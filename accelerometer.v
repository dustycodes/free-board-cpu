==> flow/design.v <==
`timescale 1ns / 1ps
module SCLK_gen(clk, reset, SCLK_start, SCLK,SCLK_pulse,read,write);
	input clk;
	input reset;
	input SCLK_start;
	output reg SCLK;
	output reg SCLK_pulse;
	output reg read;
	output reg write;
	parameter  SCLK_freq = 7'd100;  
	reg [6:0]SCLK_counter;
	reg pulse_sent;
	always @ (posedge clk) begin
		if(reset) begin
			SCLK <= 1'b1;
			read <= 1'b0;
			write <= 1'b0;
			SCLK_pulse <= 1'b0;
			SCLK_counter <= 7'b0000000;
			pulse_sent <= 1'b0;
		end
		else begin
			if(SCLK_counter == SCLK_freq) begin
				if(SCLK_start)
					SCLK <= ~SCLK;
				else
					SCLK <= 1'b1;
				if(!pulse_sent) begin
					SCLK_pulse <= 1'b1;
					pulse_sent <= 1'b1;
				end
				else begin
					SCLK_pulse <= 1'b0;
					pulse_sent <= 1'b0;
				end
				SCLK_counter <= 7'b0000000;
			end
			else begin
				SCLK_pulse <= 1'b0;
				SCLK_counter <= SCLK_counter + 7'b0000001;
			end
				if(SCLK && SCLK_counter == 7'b0110100) 
					read <= 1'b1;
				else
					read <= 1'b0;
				if(!SCLK && SCLK_counter == 7'b0110000)
					write <= 1'b1;
				else
					write <= 1'b0;
		end
	end
endmodule
`timescale 1ns / 1ps
module SPI_interface(clk, reset, SCLK_pulse, tx_data, transmit, SDI, read, write,
								  tx_done, rx_data, SDO, CS, SCLK_start);
	input clk;
	input reset;
	input SCLK_pulse;
	input [15:0]tx_data;
	input transmit;
	input SDI;
	input read;
	input write;
	output reg tx_done;
	output [7:0]rx_data;
	output SDO;
	output reg CS;
	output reg SCLK_start;
	reg [4:0]counter;
	reg [8:0]rx_buffer; initial rx_buffer = 9'd0;
	reg [15:0]tx_buffer; initial tx_buffer = 18'd0;
	always @ (posedge clk) begin
		if(reset) begin
			CS <= 1'b1;
			SCLK_start <= 1'b0;
			rx_buffer <= 9'd0;
			tx_buffer <= 18'd0;
			tx_done <= 1'b0;
		end
		else begin
			if(!transmit) begin
				if(counter == 5'b00000) begin
					CS <= 1'b0;
					SCLK_start <= 1'b1;
					tx_buffer <= tx_data;
				end
				else if(counter == 5'b10000) begin
					SCLK_start <= 1'b0;
				end
				else if(counter == 5'b10001) begin
					CS <= 1'b1;
					tx_done <= 1'b1;
				end
				if(write && counter > 5'b00001) begin
					tx_buffer <= {tx_buffer[14:0],1'b0};
				end
				if(read) begin
					rx_buffer <= {rx_buffer[6:0],SDI};
				end
			end  
			else if(tx_done) begin
				tx_done <= 1'b0;
			end
		end  
	end  
	always @ (posedge clk) begin
		if(transmit || reset)
			counter <= 5'b00000;
		else if(SCLK_pulse)
			counter <= counter + 5'b00001;
	end
	assign rx_data = rx_buffer[7:0];
	assign SDO = tx_buffer[15];
endmodule
`timescale 1ns / 1ps
module state_controller(clk, reset, rx_data, tx_done, tx_data, transmit, axis_value);
	input clk;
	input reset;
	input [7:0]rx_data;
	input tx_done;
	output reg [15:0]tx_data; initial tx_data = 16'd0;
	output reg transmit; initial transmit = 1'b1;
	output reg [15:0]axis_value; initial axis_value = 16'd0;
	parameter power_config = 3'b001;
	parameter format_config = 3'b010;
	parameter rate_config = 3'b011;
	parameter read_low = 3'b100;
	parameter read_high = 3'b101;
	parameter delay = 3'b000;
	reg [2:0]state;
	reg [2:0]next_state;
	parameter power_data = 16'h2D08;
	parameter format_data = 16'h3104;
	parameter rate_data = 16'h2C0B;
	parameter read_data0 = 16'hB400;
	parameter read_data1 = 16'hB500;
	parameter delay_time = 32'd51200;
	reg [31:0]delay_counter;
	reg advance_state;
	always @ (posedge clk) begin
		if(reset) begin
			tx_data <= 16'h0000;
			transmit <= 1'b1;
		end
		else begin
			case(state)
				power_config: begin
					tx_data <= power_data;
					transmit <= 1'b0;
				end
				format_config: begin
					tx_data <= format_data;
					transmit <= 1'b0;
				end
				rate_config: begin
					tx_data <= rate_data;
					transmit <= 1'b0;
				end
				read_low: begin
					tx_data <= read_data0;
					transmit <= 1'b0;
				end
				read_high: begin
					tx_data <= read_data1;
					transmit <= 1'b0;
				end
				delay: begin
					tx_data <= 16'h0000;
					transmit <= 1'b1;
				end
				default: begin
					tx_data <= 16'h0000;
					transmit <= 1'b1;
				end
			endcase
		end
	end
	always @ (posedge clk) begin
		if(reset) begin
			state <= delay;
			axis_value <= 16'h0000;
		end
		else if(tx_done) begin
			if(state == read_low) begin
				axis_value[15:8] <= rx_data;
			end
			else if(state == read_high) begin
				axis_value[7:0] <= rx_data;
			end
			state <= delay;
		end
		else if(advance_state)
			state <= next_state;
	end
	always @ (posedge clk) begin
		if(reset) begin
			advance_state <= 1'b0;
			delay_counter <=32'd 0;
		end
		else if(state == delay) begin
			if(delay_counter == delay_time) begin
				advance_state <= 1'b1;
				delay_counter <= 32'd0;
			end
			else begin
				advance_state <= 1'b0;
				delay_counter <= delay_counter + 32'd1;
			end
		end
		else begin
			advance_state <= 1'b0;
			delay_counter <= 32'd0;
		end
	end
	always @ (posedge clk) begin
		if(reset)
			next_state = power_config;
		else
			case(state)
				power_config: next_state = format_config;
				format_config: next_state = rate_config;
				rate_config: next_state = read_low;
				read_low: next_state = read_high;
				read_high: next_state = read_low;
				delay: next_state = next_state;
				default: next_state = power_config;
			endcase
	end
endmodule
`timescale 1ns / 1ps
module accelerometer(clk, reset, SDI, CS, SCLK, SDO, axis_value_out, tx_done);
	input clk;
	input reset;
	input SDI;
	output CS;
	output SCLK;
	output SDO;
	output [15:0]axis_value_out;
	output tx_done;
	wire SCLK_start;
	wire SCLK_pulse;
	wire read;
	wire write;
	wire [7:0]rx_data;
	wire [15:0]tx_data;
	wire transmit;
	wire [2:0]state;
	wire [15:0]rx_all;
	wire [15:0]axis_value;
	SCLK_gen clk_gen (
		.clk(clk), 
		.reset(reset),
		.SCLK_start(SCLK_start),
		.SCLK(SCLK), 
		.SCLK_pulse(SCLK_pulse),
		.read(read), 
		.write(write)
	);
	state_controller FSM (
		.clk(clk), 
		.reset(reset), 
		.rx_data(rx_data), 
		.tx_done(tx_done), 
		.tx_data(tx_data), 
		.transmit(transmit),
		.axis_value(axis_value)
	);
	SPI_interface SPI (
		.clk(clk), 
		.reset(reset), 
		.SCLK_pulse(SCLK_pulse), 
		.tx_data(tx_data), 
		.transmit(transmit), 
		.SDI(SDI), 
		.read(read), 
		.write(write), 
		.tx_done(tx_done), 
		.rx_data(rx_data), 
		.SDO(SDO), 
		.CS(CS), 
		.SCLK_start(SCLK_start)
	);
	assign axis_value_out = axis_value[7] ? {8'b1111_1111,axis_value[7:0]} : {8'b0000_0000,axis_value[7:0]};
endmodule
* Reports on accelerometer
The steps from the RTL of accelerometer to its reports follow in flow order.
Line numbers count from 1 in the design file above.
Operators: Yosys type, input widths -> output width; for muxes data width and select width s.
Library cell names are shortened.
The mark -- stands for no value.
- Top :: accelerometer
- Clock port :: clk
- Cell library :: sky130hd
- Corner :: tt_025C_1v80

* After elaboration
Yosys after proc, flatten, opt, wreduce and memory -nomap, before mapping. Memory bits, and registers merged into a memory's read port (data or address), are not among the register bits. Print and check cells are not counted. Equal cells are merged and count once.
- $add $sub $neg :: 3
- Order comparisons :: 1
- Equal/unequal tests :: 14
- Muxes and demuxes :: 18
- Bitwise gates (word level) :: 5
- Reduce/logical cells :: 24
** Operators with widths (number)
- $pmux 16 s5 :: 1
- $mux 16 :: 3
- $add 32x1->32 const B :: 1
- $eq 32x16->1 const B :: 1
- $pmux 3 s5 :: 1
- $eq 7x6->1 const B :: 2
- $mux 1 :: 13
- $reduce_or 2->1 :: 5
- $eq 5x5->1 const B :: 2
- $reduce_and 3->1 :: 3
- $reduce_bool 2->1 :: 4
- $add 7x1->7 const B :: 1
- $eq 7x7->1 const B :: 1
- $reduce_and 2->1 :: 3
- $eq 3x2->1 const B :: 2
- $eq 3x3->1 const B :: 2
- $not 1->1 :: 5
- $add 5x1->5 const B :: 1
- $gt 5x1->1 const B :: 1
- $logic_not 5->1 :: 1
- $reduce_or 5->1 :: 1
- $ne 2x2->1 const B :: 2
- $logic_and 1x1->1 :: 3
- $eq 3x1->1 const B :: 1
- $logic_not 3->1 :: 1
- $reduce_or 3->1 :: 1
- $ne 2x1->1 const B :: 1
- $logic_or 1x1->1 :: 1
- $logic_not 1->1 :: 1
- Register bits :: 108
- Input bits :: 3
- Word-level cells :: 84

* Logic depth
Depth = most cells in a row (Yosys ltp): at word level without a register or memory, in the mapped netlist without a sequential cell, where the memories' decode and read muxes count.
- Depth after elaboration :: 5
- ABC_AREA :: 0
- Depth in mapped cells :: 7

* After synthesis
Source: synth_stat.txt of the flow (Yosys; design flattened, memories mapped). It holds for the ABC_AREA given above (unset counts as 0); a run with the other value may have another netlist.
Totals and module areas in this step are rounded.
** Cell types
- dfxtp_1 :: number 100, area in all 2001.92 µm²
- mux2i_1 :: number 21, area in all 210.202 µm²
- nor2_1 :: number 52, area in all 195.187 µm²
- a21oi_1 :: number 36, area in all 180.173 µm²
- nand2_1 :: number 46, area in all 172.666 µm²
- xor2_1 :: number 13, area in all 113.859 µm²
- nand3_1 :: number 22, area in all 110.106 µm²
- ha_1 :: number 7, area in all 87.584 µm²
- xnor2_1 :: number 10, area in all 87.584 µm²
- nand4_1 :: number 12, area in all 75.072 µm²
- o31ai_1 :: number 10, area in all 75.072 µm²
- or4_1 :: number 10, area in all 75.072 µm²
- a221oi_1 :: number 8, area in all 70.067 µm²
- nor3_1 :: number 13, area in all 65.062 µm²
- and4_1 :: number 7, area in all 61.309 µm²
- buf_4 :: number 8, area in all 60.058 µm²
- clkbuf_1 :: number 15, area in all 56.304 µm²
- nor4_1 :: number 8, area in all 50.048 µm²
Other cell types: 31; their cells: 78.
- Cells in the netlist :: 476
- Cell area after synthesis :: 4200 µm²
- Sequential part of the area :: 2000 µm²
- Flip-flops :: 100
- Buffer cells :: 31
By module: a second synthesis without flattening, with its own total; a netlist apart from the flattened one above.
- Cells (unflattened synthesis) :: 534
- Area total of the unflattened synthesis :: 4700 µm²
Rows give one instance, submodules left out.
** Modules
- state_controller :: times used 1, cells 318, area 2800 µm²
- SPI_interface :: times used 1, cells 158, area 1400 µm²
- SCLK_gen :: times used 1, cells 50, area 470 µm²
- accelerometer :: times used 1, cells 8, area 60 µm²

* Timing after synthesis
OpenSTA on the mapped netlist: ideal clock, no wires. The path of least setup slack (recovery checks aside). Input and output delay are each 20% of the period. Register names are those of the netlist, which keeps one name where synthesis merged equal registers.
- Kind :: reg-to-reg
- Start point :: register SPI.counter[0]
- End point :: register SPI.tx_buffer[10]
- Clock period :: 2.75 ns
- Setup time :: 0.138 ns
- Data arrival time :: 1.698 ns
- Data required time :: 2.612 ns
- Setup slack :: 0.914 ns
- Delay of the path :: 1.836 ns
- Driving pins on the path :: 8
- Buffers on the path :: 1
- Synthesis period reached :: 1.836 ns
"delay of the path" is the arrival time less input delay plus setup time.
"driving pins on the path" counts driving pins, that of a launching flip-flop among them; a cell with two outputs on the path counts twice.
"synthesis period reached" = period - worst setup slack (recovery checks aside). The figure is calculated, with input and output delays left at 20% of the set period.
Between the ends stands the longest chain of elaborated cells between them, by number of cells; it is not shown to be the way that was timed. Of several equally long chains one is given.
Each line given opens the expression or statement behind the cell; cells for indexed reads and writes are added by Yosys, which also makes memories of some case tables.
A register here has more assigning lines than the two given.
- Cells stage by stage :: dfxtp_1 > inv_1 > ha_1 > or4b_1 > or2_0 > clkbuf_1 > nand2_1 > a221oi_1
- Length of the longest elaborated chain :: 4
** RTL lines, path after synthesis
- start: declaration :: RTL line 69 : reg [4:0]counter;
- start: assignment :: RTL line 108 : counter <= 5'b00000;
- start: assignment :: RTL line 110 : counter <= counter + 5'b00001;
- $gt 5x1->1 :: RTL line 94 : if(write && counter > 5'b00001) begin
- $logic_and 1x1->1 :: RTL line 94
- $reduce_bool 2->1
- $reduce_and 2->1
- end: assignment :: RTL line 85 : tx_buffer <= tx_data;
- end: assignment :: RTL line 95 : tx_buffer <= {tx_buffer[14:0],1'b0};
- end: declaration :: RTL line 71 : reg [15:0]tx_buffer; initial tx_buffer = 18'd0;

* Worst path after layout
From the final timing report of stored run 1: the path of least setup slack in the routed layout; clock arrival at registers is part of the times.
- Kind :: reg-to-output
- Start point :: register SPI.tx_done
- End point :: output tx_done
- Clock period :: 2.63 ns
- Output delay :: 0.53 ns
- Data arrival time :: 1.45 ns
- Data required time :: 2.10 ns
- Setup slack :: 0.66 ns
- Driving pins on the path :: 2
- Buffers on the path :: 1
A register here has more assigning lines than the two given.
- Cells stage by stage :: dfxtp_1 > clkdlybuf4s50_1
- Length of the longest elaborated chain :: 0
** RTL lines, path after layout
- start: declaration :: RTL line 64 : output reg tx_done;
- start: assignment :: RTL line 78 : tx_done <= 1'b0;
- start: assignment :: RTL line 92 : tx_done <= 1'b1;
- end: declaration :: RTL line 239 : output tx_done;

Stored flow runs of accelerometer (2 of them; Yosys, OpenROAD, sky130hd). They differ in their settings and are not a sequence. Constraints: input delay and output delay 20% of the set period each, output load 0.01 pF.
"period achieved": clock period set for the run, less the worst setup slack. It is reckoned from that one timing run; input and output delays stay at 20% of the period that was set.
By "critical setup path time" is meant the share of the clock period that the worst setup path is allowed (20% is reserved at inputs, 20% at outputs), minus its slack. Clock arrival times at its registers enter into it.
"overall power" is the tool's figure for a default switching activity; nothing was simulated.
The results are shown rounded.

* Stored run 1
** Files
==> flow/run.sh <==
#!/bin/bash
# the make line also repeats the synthesis and layout settings of config.mk as NAME=value (left out here)
make -C /OpenROAD-flow-scripts/flow DESIGN_CONFIG=/design/flow/config.mk WORK_HOME=/design/flow/orfs CLKGATE_MAP_FILE= finish
==> flow/config.mk <==
export PLATFORM = sky130hd
export DESIGN_NAME = accelerometer
export DESIGN_NICKNAME = accelerometer
export VERILOG_FILES = /design/flow/design.v
export SDC_FILE = /design/flow/constraint.sdc
export NUM_CORES = 4
export LEC_CHECK = 0
export CAP_MARGIN = 20
export CELL_PAD_IN_SITES_GLOBAL_PLACEMENT = 0
export CORE_ASPECT_RATIO = 0.71
export CORE_MARGIN = 5
export CORE_UTILIZATION = 54
export GPL_ROUTABILITY_DRIVEN = 0
export MIN_ROUTING_LAYER = met1
export SETUP_SLACK_MARGIN = 0.01
export SLEW_MARGIN = 5
==> flow/constraint.sdc <==
create_clock -name core_clock -period 2.63 [get_ports {clk}]
set_input_delay 0.5260 -clock core_clock [delete_from_list [all_inputs] [get_ports {clk}]]
set_output_delay 0.5260 -clock core_clock [all_outputs]
set_load 0.01 [all_outputs]
** Results
- Synthesis area :: 4200 µm²
- Area of the die :: 9800 µm²
- Standard-cell area after layout :: 4700 µm²
- Final utilization :: 0.61
- Worst slack on setup checks :: 0.66 ns
- Total negative slack :: 0.000 ns
- Worst hold slack in the final report :: 0.45 ns
- Overall power :: 2.4 mW
- Period achieved :: 1.974 ns
- Critical setup path time :: 1.45 ns
- Worst setup path type :: reg-to-output

* Stored run 2
** Files
==> flow/run.sh <==
#!/bin/bash
# the make line also repeats the synthesis and layout settings of config.mk as NAME=value (left out here)
make -C /OpenROAD-flow-scripts/flow DESIGN_CONFIG=/design/flow/config.mk WORK_HOME=/design/flow/orfs CLKGATE_MAP_FILE= finish
==> flow/config.mk <==
export PLATFORM = sky130hd
export DESIGN_NAME = accelerometer
export DESIGN_NICKNAME = accelerometer
export VERILOG_FILES = /design/flow/design.v
export SDC_FILE = /design/flow/constraint.sdc
export NUM_CORES = 4
export LEC_CHECK = 0
export CAP_MARGIN = 20
export CELL_PAD_IN_SITES_DETAIL_PLACEMENT = 0
export CELL_PAD_IN_SITES_GLOBAL_PLACEMENT = 2
export CORE_MARGIN = 2
export CORE_UTILIZATION = 53
export CTS_CLUSTER_DIAMETER = 50
export CTS_CLUSTER_SIZE = 74
export MAX_ROUTING_LAYER = met4
export PLACE_DENSITY_LB_ADDON = 0.24
export SLEW_MARGIN = 25
==> flow/constraint.sdc <==
create_clock -name core_clock -period 1.56 [get_ports {clk}]
set_input_delay 0.3120 -clock core_clock [delete_from_list [all_inputs] [get_ports {clk}]]
set_output_delay 0.3120 -clock core_clock [all_outputs]
set_load 0.01 [all_outputs]
** Results
Did not finish, placement stopped with FLW-0024.
