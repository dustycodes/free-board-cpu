==> flow/design.v <==
`timescale 1ns / 1ps
module Mux16(
	input [3:0] select,
	input [15:0] data_out0, data_out1, data_out2, data_out3, data_out4, data_out5, data_out6, data_out7, data_out8, data_out9, data_out10, data_out11, data_out12, data_out13, data_out14, data_out15,
	output reg [15:0] out
    );
	 always@(*) begin
			case (select)
			4'b0000: out = data_out0;
			4'b0001: out = data_out1;
			4'b0010: out = data_out2;
			4'b0011: out = data_out3;
			4'b0100: out = data_out4;
			4'b0101: out = data_out5;
			4'b0110: out = data_out6;
			4'b0111: out = data_out7;
			4'b1000: out = data_out8;
			4'b1001: out = data_out9;
			4'b1010: out = data_out10;
			4'b1011: out = data_out11;
			4'b1100: out = data_out12;
			4'b1101: out = data_out13;
			4'b1110: out = data_out14;
			4'b1111: out = data_out15; 			
			endcase
		end
endmodule
`timescale 1ns / 1ps
module RegisterFile(
    input clk,
    input reset,
    input [15:0] data_in,
	 input [4:0] enable,
	 input [3:0] select1, select2,
	 input [16:0]axis_value,
    output [15:0] out1, out2, 
	 output reg [15:0]led_out
    );	
		reg [15:0] data_out0, data_out1, data_out2, data_out3, data_out4, data_out5, data_out6, data_out7, data_out8, data_out9, data_out10, data_out11, data_out12, data_out13, data_out14, data_out15;
		wire [15:0] enableReg;
		decoder4 d (enable, enableReg); 
		Mux16 out1_select(select1, data_out0, data_out1, data_out2, data_out3, data_out4, data_out5, data_out6, data_out7, data_out8, data_out9, data_out10, data_out11, data_out12, data_out13, data_out14, data_out15, out1);
		Mux16 out2_select(select2, data_out0, data_out1, data_out2, data_out3, data_out4, data_out5, data_out6, data_out7, data_out8, data_out9, data_out10, data_out11, data_out12, data_out13, data_out14, data_out15, out2);
always @ (posedge clk) begin
	if(reset) begin
		data_out0 <= 16'h0000; data_out1 <= 16'h0000; data_out2 <= 16'h0000; data_out3 <= 16'h0000;
		data_out4 <= 16'h0000; data_out5 <= 16'h0000; data_out6 <= 16'h0000; data_out7 <= 16'h0000;
		data_out8 <= 16'h0000; data_out9 <= 16'h0000; data_out10 <= 16'h0000; data_out11 <= 16'h0000;
		data_out12 <= 16'h0000; data_out13 <= 16'h0000; data_out14 <= 16'h0000; data_out15 <= 16'h0000;
	end
		case(enableReg)
			16'b0000000000000001: data_out0 <= data_in;
			16'b0000000000000010: data_out1 <= data_in; 
			16'b0000000000000100: data_out2 <= data_in; 
			16'b0000000000001000: data_out3 <= data_in; 
			16'b0000000000010000: data_out4 <= data_in; 
			16'b0000000000100000: data_out5 <= data_in; 
			16'b0000000001000000: data_out6 <= data_in;
			16'b0000000010000000: data_out7 <= data_in;
			16'b0000000100000000: data_out8 <= data_in;
			16'b0000001000000000: data_out9 <= data_in;
			16'b0000010000000000: data_out10 <= data_in; 
			16'b0000100000000000: data_out11 <= data_in; 
			16'b0001000000000000: data_out12 <= data_in; 
			16'b0010000000000000: data_out13 <= data_in; 
			16'b0100000000000000: data_out14 <= data_in; 
			16'b1000000000000000: data_out15 <= data_in; 
		endcase
		if(axis_value[16])
			data_out0 <= axis_value[15:0];
		led_out <= data_out15;
end
endmodule
`timescale 1ns / 1ps
module decoder4(
	input [4:0]enable,
	output reg [15:0]enableReg
    );
	always@(enable) begin
			case (enable)
			5'b00000: enableReg = 16'b0000000000000001;
			5'b00001: enableReg = 16'b0000000000000010;
			5'b00010: enableReg = 16'b0000000000000100;
			5'b00011: enableReg = 16'b0000000000001000;
			5'b00100: enableReg = 16'b0000000000010000;
			5'b00101: enableReg = 16'b0000000000100000;
			5'b00110: enableReg = 16'b0000000001000000;
			5'b00111: enableReg = 16'b0000000010000000;
			5'b01000: enableReg = 16'b0000000100000000;
			5'b01001: enableReg = 16'b0000001000000000;
			5'b01010: enableReg = 16'b0000010000000000;
			5'b01011: enableReg = 16'b0000100000000000;
			5'b01100: enableReg = 16'b0001000000000000;
			5'b01101: enableReg = 16'b0010000000000000;
			5'b01110: enableReg = 16'b0100000000000000;
			5'b01111: enableReg = 16'b1000000000000000; 
			default: enableReg = 16'b0000000000000000;  
			endcase												  
		end
endmodule
Reports on RegisterFile. The steps from the RTL of RegisterFile to its reports follow in flow order. Lines are those of the file above, counted from 1. Cell names lack the library's common part. A cell with n/a has no value.

Top module: RegisterFile. Clock input: clk. Cell library: sky130hd. Library corner: tt_025C_1v80.

Word level. Source: Yosys, flattened and elaborated, memories not mapped. Widths are those after wreduce. Registers that Yosys merges into a memory's read port (data or address) are not register bits. Print and check cells do not count. Equal cells are merged and count once. Memory sizes are those after Yosys's memory passes, which may raise the word count (mostly to a power of two), join words into wider ones and drop unused or constant bits.

For equality and inequality tests the number is 46. The entry for muxes and demuxes reads 21. Under reduce/logical cells stands 18.

Operators by type and width (number): 16-bit parallel mux with 16-bit select (2); 16-bit 2-to-1 mux (19); 4-bit equality test (second input constant) (16); 4-bit by 3-bit equality test with 1-bit output (second input constant) (8); 2-bit nonzero test (15); 16-bit by 1-bit equality test with 1-bit output (second input constant) (1); 16-bit by 10-bit equality test with 1-bit output (second input constant) (1); 16-bit by 11-bit equality test with 1-bit output (second input constant) (1); 16-bit by 12-bit equality test with 1-bit output (second input constant) (1); 16-bit by 13-bit equality test with 1-bit output (second input constant) (1); 16-bit by 14-bit equality test with 1-bit output (second input constant) (1); 16-bit by 15-bit equality test with 1-bit output (second input constant) (1); 16-bit equality test (second input constant) (1); 16-bit by 2-bit equality test with 1-bit output (second input constant) (1); 16-bit by 3-bit equality test with 1-bit output (second input constant) (1); 16-bit by 4-bit equality test with 1-bit output (second input constant) (1); 16-bit by 5-bit equality test with 1-bit output (second input constant) (1); 16-bit by 6-bit equality test with 1-bit output (second input constant) (1); 16-bit by 7-bit equality test with 1-bit output (second input constant) (1); 16-bit by 8-bit equality test with 1-bit output (second input constant) (1); 16-bit by 9-bit equality test with 1-bit output (second input constant) (1); 4-bit by 2-bit equality test with 1-bit output (second input constant) (4); 4-bit by 1-bit equality test with 1-bit output (second input constant) (2); 4-bit logical NOT (2); 3-bit nonzero test (1).

Under register bits stands 272. The entry for ROM bits reads 256. Memories: 1. The entry for input port bits reads 48. The entry for output and inout port bits reads 48. The figure for word-level cells is 103.

Memory list: (name not given) (depth 16, width 16, rd ports 1, write ports 0, RTL line 80) `case (enable)`.

Logic depth. Longest topological path by Yosys (ltp), each cell counted once; first at word level (registers and memories cut), then after technology mapping (sequential cells cut; the memories' decode and read muxes count).

Under depth after elaboration stands 4. Under ABC_AREA stands 0. The entry for mapped depth reads 8. The figure for mapped depth without buffers is 5.

Synthesis result. Yosys stat after the flow's synthesis: flattened, memories mapped to cells. It holds for the ABC_AREA given above (unset counts as 0); a run with the other value may have another netlist. Totals and module areas in this step are rounded.

Cells by type: edfxtp_1 (number 256, area in all 7.69E+03 µm²); and2_1 (number 246, area in all 1.54E+03 µm²); a22oi_1 (number 111, area in all 833.299 µm²); dfxtp_1 (number 16, area in all 320.307 µm²); a21oi_1 (number 56, area in all 280.269 µm²); mux2_2 (number 24, area in all 270.259 µm²); mux2i_1 (number 26, area in all 260.25 µm²); nor2_1 (number 69, area in all 258.998 µm²); clkbuf_1 (number 62, area in all 232.723 µm²); o22ai_1 (number 34, area in all 212.704 µm²); buf_2 (number 42, area in all 210.202 µm²); o21ai_0 (number 39, area in all 195.187 µm²); nand2_1 (number 49, area in all 183.926 µm²); nor2b_1 (number 22, area in all 137.632 µm²); o211ai_1 (number 18, area in all 135.13 µm²); a221o_1 (number 13, area in all 130.125 µm²); nor3b_1 (number 17, area in all 127.622 µm²); o221ai_1 (number 13, area in all 113.859 µm²).

Other cell types: 36; their cells: 180.

The figure for standard cells after synthesis is 1293. Under mapped area stands 14400 µm². Area of sequential cells: 8010 µm². Mapped flip-flops: 272. The entry for buffer cells reads 117.

The figures by module come from a second, unflattened synthesis with its own total; it is not the netlist above.

The entry for cell total of the unflattened synthesis reads 1337. Under area total of the unflattened synthesis stands 15400 µm².

Each row is one instance without its submodules.

By module: RegisterFile (instances 1, cells 657, area 10800 µm², sequential area 8010 µm²); Mux16 (instances 2, cells 326, area 2180 µm², sequential area 0.0 µm²); decoder4 (instances 1, cells 28, area 229 µm², sequential area 0.0 µm²).

Timing after synthesis. Source: OpenSTA report_checks on the synthesized netlist (no wires, ideal clock, input and output delay 20% of the period each), path of least setup slack; recovery checks are left aside. Register names are those of the netlist, which keeps one name where synthesis merged equal registers.

Kind: input port to output port. Start point: in select2[1]. End point: out out2[10]. For period the number is 3.9 ns. For input delay the number is 0.780 ns. The figure for external output delay is 0.780 ns. For time at the first pin the number is 0.780 ns. For data arrival time the number is 2.067 ns. For required time the number is 3.120 ns. The figure for path slack is 1.053 ns. Under delay of the path stands 1.287 ns. For driving pins on the path the number is 8. The figure for buffers on the path is 3. Under synthesis period reached stands 2.847 ns.

"delay of the path" is the arrival time less input delay plus setup time. At an output port there is no setup time. "driving pins on the path": output pins that drive a net of the path, with the launching flip-flop's if there is one; two outputs of one cell count as two. "synthesis period reached" = period - worst setup slack (recovery checks aside). The figure is calculated, with input and output delays left at 20% of the set period. Between the ends stands the longest chain of elaborated cells between them, by number of cells; it is not shown to be the way that was timed. Of several equally long chains one is given. Each line given opens the expression or statement behind the cell; cells for indexed reads and writes are added by Yosys, which also makes memories of some case tables.

Cells stage by stage: buf_6 > buf_2 > nor3b_1 > buf_4 > a22oi_1 > o221ai_1 > a211oi_1 > a21oi_1. The entry for cells in the longest elaborated chain reads 2. The entry for elaborated cells on any way between the ends reads 17. The figure for RTL lines with such cells is 1. Those cells by class: 15 x eq/ne; 1 x mux; 1 x reduce/logical.

RTL lines, path after synthesis: from (decl) (RTL line 34) `input [3:0] select1, select2,`; 4-bit equality test (RTL line 8) `case (select)`; 16-bit parallel mux with 16-bit select (RTL line 8); to (decl) (RTL line 36) `output [15:0] out1, out2,`.

Path in the finished layout. From the final timing report of flow run A: the path of least setup slack in the routed layout; clock arrival at registers is part of the times.

Kind: input port to output port. Start point: in select1[3]. End point: out out1[13]. For period the number is 3.36 ns. For input delay the number is 0.67 ns. The figure for external output delay is 0.67 ns. For time at the first pin the number is 0.67 ns. For data arrival time the number is 2.58 ns. For required time the number is 2.69 ns. The figure for path slack is 0.11 ns. For driving pins on the path the number is 10. The figure for buffers on the path is 5.

Between the ends stands the longest chain of elaborated cells between them, by number of cells; it is not shown to be the way that was timed. Of several equally long chains one is given.

Cells stage by stage: buf_4 > buf_4 > nor3_4 > buf_6 > buf_4 > nand3_1 > nand4_1 > nor3_1 > a21oi_1 > clkdlybuf4s50_1. The entry for cells in the longest elaborated chain reads 2. The entry for elaborated cells on any way between the ends reads 17. The figure for RTL lines with such cells is 1. Those cells by class: 15 x eq/ne; 1 x mux; 1 x reduce/logical.

RTL lines, path post-layout: from (decl) (RTL line 34) `input [3:0] select1, select2,`; 4-bit equality test (RTL line 8) `case (select)`; 16-bit parallel mux with 16-bit select (RTL line 8); to (decl) (RTL line 36) `output [15:0] out1, out2,`.

==> runs of RegisterFile <==
2 stored runs of RegisterFile in the flow (synthesis by Yosys, layout by OpenROAD, sky130hd cells), in arbitrary order. Constraints: input delay and output delay 20% of the set period each, output load 0.01 pF. "period achieved": clock period set for the run, less the worst setup slack. It is reckoned from that one timing run; input and output delays stay at 20% of the period that was set. "time on the worst setup path" = time allowed to the worst setup path (clock period - input delay - output delay, where it has them) - its slack; a late launch clock adds to it, a late capture clock takes from it. The results are shown rounded.

Files of flow run A:
==> flow/run.sh <==
#!/bin/bash
# the make line also repeats the synthesis and layout settings of config.mk as NAME=value (left out here)
make -C /OpenROAD-flow-scripts/flow DESIGN_CONFIG=/design/flow/config.mk WORK_HOME=/design/flow/orfs CLKGATE_MAP_FILE= finish
==> flow/config.mk <==
export PLATFORM = sky130hd
export DESIGN_NAME = RegisterFile
export DESIGN_NICKNAME = RegisterFile
export VERILOG_FILES = /design/flow/design.v
export SDC_FILE = /design/flow/constraint.sdc
export NUM_CORES = 4
export LEC_CHECK = 0
export CAP_MARGIN = 25
export CORE_MARGIN = 5
export CORE_UTILIZATION = 58
export GPL_ROUTABILITY_DRIVEN = 1
export PLACE_DENSITY_LB_ADDON = 0.15
export SETUP_SLACK_MARGIN = 0.2
export SLEW_MARGIN = 20
==> flow/constraint.sdc <==
create_clock -name core_clock -period 3.36 [get_ports {clk}]
set_input_delay 0.6720 -clock core_clock [delete_from_list [all_inputs] [get_ports {clk}]]
set_output_delay 0.6720 -clock core_clock [all_outputs]
set_load 0.01 [all_outputs]

Results of flow run A. The period achieved reads 3.251 ns. The utilization after layout comes to 0.743. The measured time on the worst setup path is 1.91 ns. Type of the worst setup path: input port to output port. The measured worst hold slack in the final report is 0.409 ns. The setup slack of the worst path reads 0.109 ns. For the total negative slack the run shows 0.000 ns. The area inside the die boundary reads 28100 µm². The standard-cell area after layout stands at 18100 µm². The mapped cell area after synthesis stands at 14400 µm².

Files of flow run B:
==> flow/run.sh <==
#!/bin/bash
# the make line also repeats the synthesis and layout settings of config.mk as NAME=value (left out here)
make -C /OpenROAD-flow-scripts/flow DESIGN_CONFIG=/design/flow/config.mk WORK_HOME=/design/flow/orfs CLKGATE_MAP_FILE= finish
==> flow/config.mk <==
export PLATFORM = sky130hd
export DESIGN_NAME = RegisterFile
export DESIGN_NICKNAME = RegisterFile
export VERILOG_FILES = /design/flow/design.v
export SDC_FILE = /design/flow/constraint.sdc
export NUM_CORES = 4
export LEC_CHECK = 0
export CAP_MARGIN = 20
export CELL_PAD_IN_SITES_DETAIL_PLACEMENT = 1
export CELL_PAD_IN_SITES_GLOBAL_PLACEMENT = 0
export CORE_MARGIN = 2
export CORE_UTILIZATION = 55
export CTS_CLUSTER_DIAMETER = 279
export GPL_ROUTABILITY_DRIVEN = 0
export PLACE_DENSITY_LB_ADDON = 0.25
export SETUP_SLACK_MARGIN = 0.38
export SLEW_MARGIN = 20
==> flow/constraint.sdc <==
create_clock -name core_clock -period 3.29 [get_ports {clk}]
set_input_delay 0.6580 -clock core_clock [delete_from_list [all_inputs] [get_ports {clk}]]
set_output_delay 0.6580 -clock core_clock [all_outputs]
set_load 0.01 [all_outputs]

Outcome of flow run B: no results, routing failed with GRT-0116.
